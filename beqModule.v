==> flow/design.v <==
module beqModule (clk,Branch, ZeroFlag, Address, pctoimem,mux2in);
input clk;
input wire Branch;
input wire ZeroFlag;
reg [31:0] PcP4;
input wire [15:0] Address;
reg[31:0] pc=0;
wire PcSrc;
wire [31:0]sign_out;
wire [31:0] add_in;
reg[31:0] add_out;
output wire [31:0]pctoimem;
output wire [31:0] mux2in;
assign mux2in=sign_out;
assign PcSrc = Branch & ZeroFlag;
sign_extend sign_extend(Address,sign_out);
assign add_in = sign_out<<1;
assign pctoimem=pc;
always@(posedge clk)
begin
pc=pc+4;
PcP4=pc;
add_out = PcP4 + add_in;
if(PcSrc==1)
pc=add_out;
end
endmodule
module sign_extend(in,out);
input [15:0] in;
output [31:0] out;
assign out={{16{in[15]}}  , in[15:0]  };
endmodule
## Step by step through the tools: beqModule

Tool output for the design above, in the order of the flow.
Line numbers count from 1 in the design file above.
Not given: n/a

| set-up | value |
|---|---|
| top | beqModule |
| clock | clk |
| cell library | sky130hd |
| corner | tt_025C_1v80 |

## After elaboration

Source: Yosys, flattened and elaborated, memories not mapped. Widths are those after wreduce; folded enables and synchronous resets count as part of the registers. Registers that Yosys merges into a memory's read port (data or address) are not register bits. Print and check cells do not count. Equal cells are merged and count once.

| operators by class | value |
|---|---|
| add/subtract/negate cells | 2 |
| mux-type cells | 1 |
| bitwise operators | 1 |

Operator list:

| operator | count |
|---|---|
| 32-bit by 3-bit adder with 32-bit output with constant B | 1 |
| 32-bit adder | 1 |
| 32-bit 2-to-1 mux | 1 |
| 1-bit AND | 1 |

| storage and ports | value |
|---|---|
| register bits | 32 |
| bits of input ports | 19 |
| output and inout bits | 64 |

## Longest topological paths

Longest topological path by Yosys (ltp), each cell counted once; first at word level (registers and memories cut), then after technology mapping (sequential cells cut; the memories' decode and read muxes count).

| logic depth | value |
|---|---|
| depth in word-level cells | 3 |
| ABC_AREA | 0 |
| mapped depth | 18 |
| mapped depth without buffers | 18 |

## After synthesis

The flow's flattened synthesis, as Yosys stat reports it; memories are mapped. The netlist is that of the ABC_AREA named above (0 if unset); the other value can give another one.
Totals and module areas in this step are rounded.

| mapped netlist | value |
|---|---|
| mapped cells | 436 |
| synthesis area | 3406 um^2 |
| sequential area | 630.6 um^2 |
| flip-flop cells | 31 |
| buffers | 44 |

Cell types:

| type | count | total area (um^2) |
|---|---|---|
| sky130_fd_sc_hd__dfxtp_1 | 30 | 600.576 |
| sky130_fd_sc_hd__ha_1 | 39 | 487.968 |
| sky130_fd_sc_hd__xnor2_1 | 37 | 324.061 |
| sky130_fd_sc_hd__buf_4 | 33 | 247.738 |
| sky130_fd_sc_hd__a21oi_1 | 49 | 245.235 |
| sky130_fd_sc_hd__nor2_1 | 47 | 176.419 |
| sky130_fd_sc_hd__xor2_1 | 17 | 148.893 |
| sky130_fd_sc_hd__a21o_1 | 19 | 142.637 |
| sky130_fd_sc_hd__nand2_1 | 30 | 112.608 |
| sky130_fd_sc_hd__nand3_1 | 19 | 95.091 |
| sky130_fd_sc_hd__o21ai_0 | 13 | 65.062 |
| sky130_fd_sc_hd__and3_1 | 8 | 50.048 |
| sky130_fd_sc_hd__nand2b_1 | 8 | 50.048 |
| sky130_fd_sc_hd__nor3_1 | 7 | 35.034 |
| sky130_fd_sc_hd__clkbuf_1 | 9 | 33.782 |
| sky130_fd_sc_hd__o41ai_2 | 2 | 32.531 |
| sky130_fd_sc_hd__nand4_1 | 5 | 31.28 |
| sky130_fd_sc_hd__edfxtp_1 | 1 | 30.029 |

Other cell types: 37; their cells: 63.
By module: a second synthesis without flattening, with its own total; a netlist apart from the flattened one above.

| second synthesis, totals | value |
|---|---|
| cells (unflattened synthesis) | 438 |
| area (unflattened synthesis) | 3383 um^2 |

Each row is one instance without its submodules.

By module:

| module | instances | cells | area (um^2) | sequential area (um^2) |
|---|---|---|---|---|
| beqModule | 1 | 406 | 3143 | 630.6 |
| sign_extend | 1 | 32 | 240.2 | 0.0 |

## Worst setup path after synthesis

Path of least setup slack by OpenSTA after synthesis, without wires, with an ideal clock, recovery checks aside; 20% of the period is set as input and as output delay. Where synthesis merged equal registers, the netlist keeps one of their names.

| timing post-synthesis | value |
|---|---|
| path kind | register to register |
| from | register pc[6] |
| to | register pc[31] |
| clock period | 5.91 ns |
| library setup time | 0.124 ns |
| launch time at the first pin | 0.000 ns |
| data arrival time | 3.406 ns |
| slack | 2.380 ns |
| delay of the path | 3.530 ns |
| stages | 18 |
| buffers on the path | 1 |
| synthesis period reached | 3.53 ns |

"delay of the path" = arrival - input delay + setup time.
"stages" counts driving pins, that of a launching flip-flop among them; a cell with two outputs on the path counts twice.
"synthesis period reached" = period - worst setup slack (recovery checks aside). The figure is calculated, with input and output delays left at 20% of the set period.
The rows between start and end are the longest chain of elaborated cells between them; the timing report does not say that the signal goes this way. Where chains are equally long, one stands for them.
Each line given opens the expression or statement behind the cell; cells for indexed reads and writes are added by Yosys, which also makes memories of some case tables.

| between the ends, post-synthesis | value |
|---|---|
| cell sequence | sky130_fd_sc_hd__dfxtp_1 > sky130_fd_sc_hd__and3_1 > sky130_fd_sc_hd__and3_1 > sky130_fd_sc_hd__and2_1 > sky130_fd_sc_hd__nand4_1 > sky130_fd_sc_hd__nor3_1 > sky130_fd_sc_hd__xnor2_1 > sky130_fd_sc_hd__ha_1 > sky130_fd_sc_hd__buf_2 > sky130_fd_sc_hd__a21oi_1 > sky130_fd_sc_hd__o21ai_0 > sky130_fd_sc_hd__a31oi_1 > sky130_fd_sc_hd__nand3_1 > sky130_fd_sc_hd__a31oi_2 > sky130_fd_sc_hd__o21ai_2 > sky130_fd_sc_hd__a2111oi_1 > sky130_fd_sc_hd__a311oi_1 > sky130_fd_sc_hd__xnor2_1 |
| cells in the longest elaborated chain | 3 |

RTL lines, path post-synthesis:

| item | line | source |
|---|---|---|
| from (decl) | 7 | `reg[31:0] pc=0;` |
| from (assign) | 21 | `pc=pc+4;` |
| from (assign) | 25 | `pc=add_out;` |
| 32-bit by 3-bit adder with 32-bit output | 21 |  |
| 32-bit adder | 23 | `add_out = PcP4 + add_in;` |
| 32-bit 2-to-1 mux | 24 | `if(PcSrc==1)` |
| to (assign) | 21 |  |
| to (assign) | 25 |  |
| to (decl) | 7 |  |

## Worst path after layout

Path of least setup slack in the final report of run A (OpenROAD, finished layout, wires in). Where an end is a register, its clock arrival counts in the times.

| timing post-layout | value |
|---|---|
| path kind | register to register |
| from | register pc[6] |
| to | register pc[31] |
| clock period | 5.31 ns |
| library setup time | 0.11 ns |
| launch time at the first pin | 0.30 ns |
| data arrival time | 4.70 ns |
| slack | 0.80 ns |
| stages | 18 |
| buffers on the path | 1 |

The rows between start and end are the longest chain of elaborated cells between them; the timing report does not say that the signal goes this way. Where chains are equally long, one stands for them.

| between the ends, post-layout | value |
|---|---|
| cell sequence | sky130_fd_sc_hd__dfxtp_1 > sky130_fd_sc_hd__and3_1 > sky130_fd_sc_hd__and3_1 > sky130_fd_sc_hd__and2_1 > sky130_fd_sc_hd__nand4_1 > sky130_fd_sc_hd__nor3_1 > sky130_fd_sc_hd__xnor2_1 > sky130_fd_sc_hd__ha_1 > sky130_fd_sc_hd__buf_2 > sky130_fd_sc_hd__a21oi_1 > sky130_fd_sc_hd__o21ai_0 > sky130_fd_sc_hd__a31oi_1 > sky130_fd_sc_hd__nand3_1 > sky130_fd_sc_hd__a31oi_2 > sky130_fd_sc_hd__o21ai_2 > sky130_fd_sc_hd__a2111oi_1 > sky130_fd_sc_hd__a311oi_1 > sky130_fd_sc_hd__xnor2_1 |
| cells in the longest elaborated chain | 3 |

RTL lines, path post-layout:

| item | line | source |
|---|---|---|
| from (decl) | 7 | `reg[31:0] pc=0;` |
| from (assign) | 21 | `pc=pc+4;` |
| from (assign) | 25 | `pc=add_out;` |
| 32-bit by 3-bit adder with 32-bit output | 21 |  |
| 32-bit adder | 23 | `add_out = PcP4 + add_in;` |
| 32-bit 2-to-1 mux | 24 | `if(PcSrc==1)` |
| to (assign) | 21 |  |
| to (assign) | 25 |  |
| to (decl) | 7 |  |

## Implementation results

beqModule through Yosys and OpenROAD on sky130hd: 2 stored runs, unordered, with their settings and measured results. The constraints put input and output delay at 20% of the set period each and load the outputs with 0.01 pF.
By "clock period achieved" is meant the clock period of the run minus its worst setup slack. This is arithmetic on one report: input and output delays are still those of the set period (20% each).
By "total design power" is meant OpenSTA's value without simulated activity: inputs other than the clock are taken to toggle once in ten clock periods, and the tool carries that through the logic.
Measured values are rounded.
Among the settings, . means not set for that run.

| stored run | period_ns | CORE_UTILIZATION | PLACE_DENSITY | CELL_PAD_IN_SITES_GLOBAL_PLACEMENT | TNS_END_PERCENT | ABC_AREA | GPL_TIMING_DRIVEN | CAP_MARGIN | MIN_ROUTING_LAYER | CORE_MARGIN | SLEW_MARGIN | chip area in the Yosys report (um^2) | smallest hold slack (ns) | sum of negative setup slack (ns) | clock period achieved (ns) | worst setup slack after layout (ns) | die footprint (um^2) | total design power (uW) | standard-cell area of the final layout (um^2) |
|---|---|---|---|---|---|---|---|---|---|---|---|---|---|---|---|---|---|---|---|
| run A | 5.31 | 69 | 0.83 | 0 | 25 | 0 | 0 | 35 | met1 | 2 | 20 | 3406 | 0.600 | 0.000 | 4.506 | 0.804 | 5514 | 2759 | 4413 |
| run B | 4.2 | 44 | . | . | . | . | . | 20 | . | 2 | 20 | 3406 | 0.537 | 0.000 | 3.975 | 0.225 | 8460 | 3273 | 4238 |
