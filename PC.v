==> flow/design.v <==
module PC(clk,pc,pctoimem,PcP4);
input clk;
input[31:0]pc;
output reg[31:0]pctoimem;
output reg[31:0]PcP4;
always@(posedge clk)
begin
pctoimem=pc;
PcP4=pctoimem+4;
PC=pc;
end
endmodule
## From RTL to reports: PC

The steps from the RTL of PC to its reports follow in flow order.
Lines are those of the file above, counted from 1.
Operators: Yosys type, input widths -> output width; for muxes data width and select width s.
Library cell names are shortened.
Not given: -

| inputs | value |
|---|---|
| top module | PC |
| clock input | clk |
| library | sky130hd |
| library corner | tt_025C_1v80 |

## Elaborated design

Counts by Yosys on the flattened word-level netlist (proc, flatten, opt, wreduce; memories kept). Register bits leave out memories and registers merged into their read ports (data or address); mux counts leave out enables and synchronous resets folded into registers. Print and check cells are left out. Cells with the same type and inputs are merged into one.

| operators by class | value |
|---|---|
| $add $sub $neg | 1 |
| multiply operators | 0 |
| div/mod/pow operators | 0 |
| order comparisons | 0 |
| equal/unequal tests | 0 |
| shift-type cells | 0 |
| mux-type cells | 0 |
| bitwise logic cells | 0 |
| reduce/logical cells | 0 |

Operators by type and width:

| kind | count |
|---|---|
| $add 32x3->32 const B | 1 |

| storage and ports | value |
|---|---|
| register bits | 64 |
| bits in latches | 0 |
| RAM bits | 0 |
| memory bits (read-only) | 0 |
| clocked read ports x word width | 0 |
| memories kept | 0 |
| input bits | 33 |
| output and inout port bits | 64 |
| cells after elaboration | 3 |

## Logic depth

Yosys ltp: most cells in a row. Word level: on the elaborated netlist, between registers, memories and ports. Mapped: between sequential cells and ports; inverters and the memories' decode and read muxes count.

| depth | value |
|---|---|
| depth after elaboration | 1 |
| ABC_AREA | 0 |
| depth in mapped cells | 5 |
| mapped depth without buffers | 5 |

## Synthesis result

The flow's flattened synthesis, as Yosys stat reports it; memories are mapped. The netlist is that of the ABC_AREA named above (0 if unset); the other value can give another one.

Cell types:

| cell type | count | total area (sq um) |
|---|---|---|
| dfxtp_1 | 62 | 1,241.19 |
| xnor2_1 | 25 | 218.96 |
| nand4_1 | 12 | 75.072 |
| nand3_1 | 9 | 45.043 |
| nand2_1 | 11 | 41.29 |
| xor2_1 | 3 | 26.275 |
| and3_1 | 4 | 25.024 |
| nand4_4 | 1 | 21.27 |
| nor4_4 | 1 | 21.27 |
| nor2_1 | 5 | 18.768 |
| nand4b_1 | 2 | 17.517 |
| nor3_4 | 1 | 16.266 |
| buf_4 | 2 | 15.014 |
| inv_1 | 4 | 15.014 |
| ha_1 | 1 | 12.512 |
| nand4_2 | 1 | 12.512 |
| nor2_2 | 2 | 12.512 |
| nor4_1 | 2 | 12.512 |

Other cell types: 2; their cells: 2.

| synthesis totals | value |
|---|---|
| cells in the netlist | 150 |
| mapped area | 1,866.8 sq um |
| sequential part of the area | 1,241.2 sq um |
| flip-flop cells | 62 |
| buffer cells | 2 |

## Worst setup path after synthesis

OpenSTA on the mapped netlist: ideal clock, no wires. The path of least setup slack (recovery checks aside). Input and output delay are each 20% of the period. Register names are those of the netlist, which keeps one name where synthesis merged equal registers.

| timing path post-synthesis | value |
|---|---|
| path kind | input -> register |
| start | input port pc[2] |
| end | register PcP4[30] |
| clock period | 1,870 ps |
| external input delay | 374 ps |
| library setup time | 118 ps |
| launch time at the first pin | 374 ps |
| data arrival time | 1,225 ps |
| data required time | 1,752 ps |
| setup slack | 527 ps |
| delay of the path | 969 ps |
| stages on the path | 5 |
| buffers on the path | 0 |
| synthesis period reached | 1,343 ps |

"delay of the path" = arrival - input delay + setup time.
"stages on the path" counts driving pins, that of a launching flip-flop among them; a cell with two outputs on the path counts twice.
"synthesis period reached" is the clock period less the worst setup slack; recovery checks do not enter. This is arithmetic on one report: input and output delays are still those of the set period (20% each).
The rows between start and end are the longest chain of elaborated cells between them; the timing report does not say that the signal goes this way. Where chains are equally long, one stands for them.
A line is the first line of the expression or statement that the cell stems from. Yosys adds cells for indexed reads and writes and turns some case tables into memories.

| on the way, post-synthesis | value |
|---|---|
| cell sequence | ha_1 > nand3_1 > nor2_2 > nand4b_1 > xnor2_1 |
| length of the longest elaborated chain | 1 |
| elaborated cells on any way between the ends | 1 |
| source lines of those cells | 1 |
| classes of those cells | add/sub: 1 |

RTL lines, path post-synthesis:

| what | RTL line | text |
|---|---|---|
| start: declaration | 3 | `input[31:0]pc;` |
| $add 32x3->32 | 9 | `PcP4=pctoimem+4;` |
| end: assignment | 9 |  |
| end: declaration | 5 | `output reg[31:0]PcP4;` |

Hand-over note for PC

module PC, platform sky130hd, 2 stored runs of the flow under differing settings, order arbitrary. Input and output delays are each 20% of the period that was set; the output load is 0.01 pF.

#### Job 1

| setting | value |
|---|---|
| period_ns | `1.48` |
| CORE_UTILIZATION | `59` |
| CAP_MARGIN | `20` |
| CORE_MARGIN | `2` |
| SLEW_MARGIN | `20` |

Not finished: placement ended with error DPL-0038.

#### Job 2

| setting | value |
|---|---|
| period_ns | `0.899` |
| CORE_UTILIZATION | `51` |
| SETUP_SLACK_MARGIN | `0.12` |
| MIN_ROUTING_LAYER | `met2` |
| CAP_MARGIN | `20` |
| CORE_MARGIN | `2` |
| SLEW_MARGIN | `20` |

Not finished: clock tree synthesis ended with error DPL-0038.

End of note.
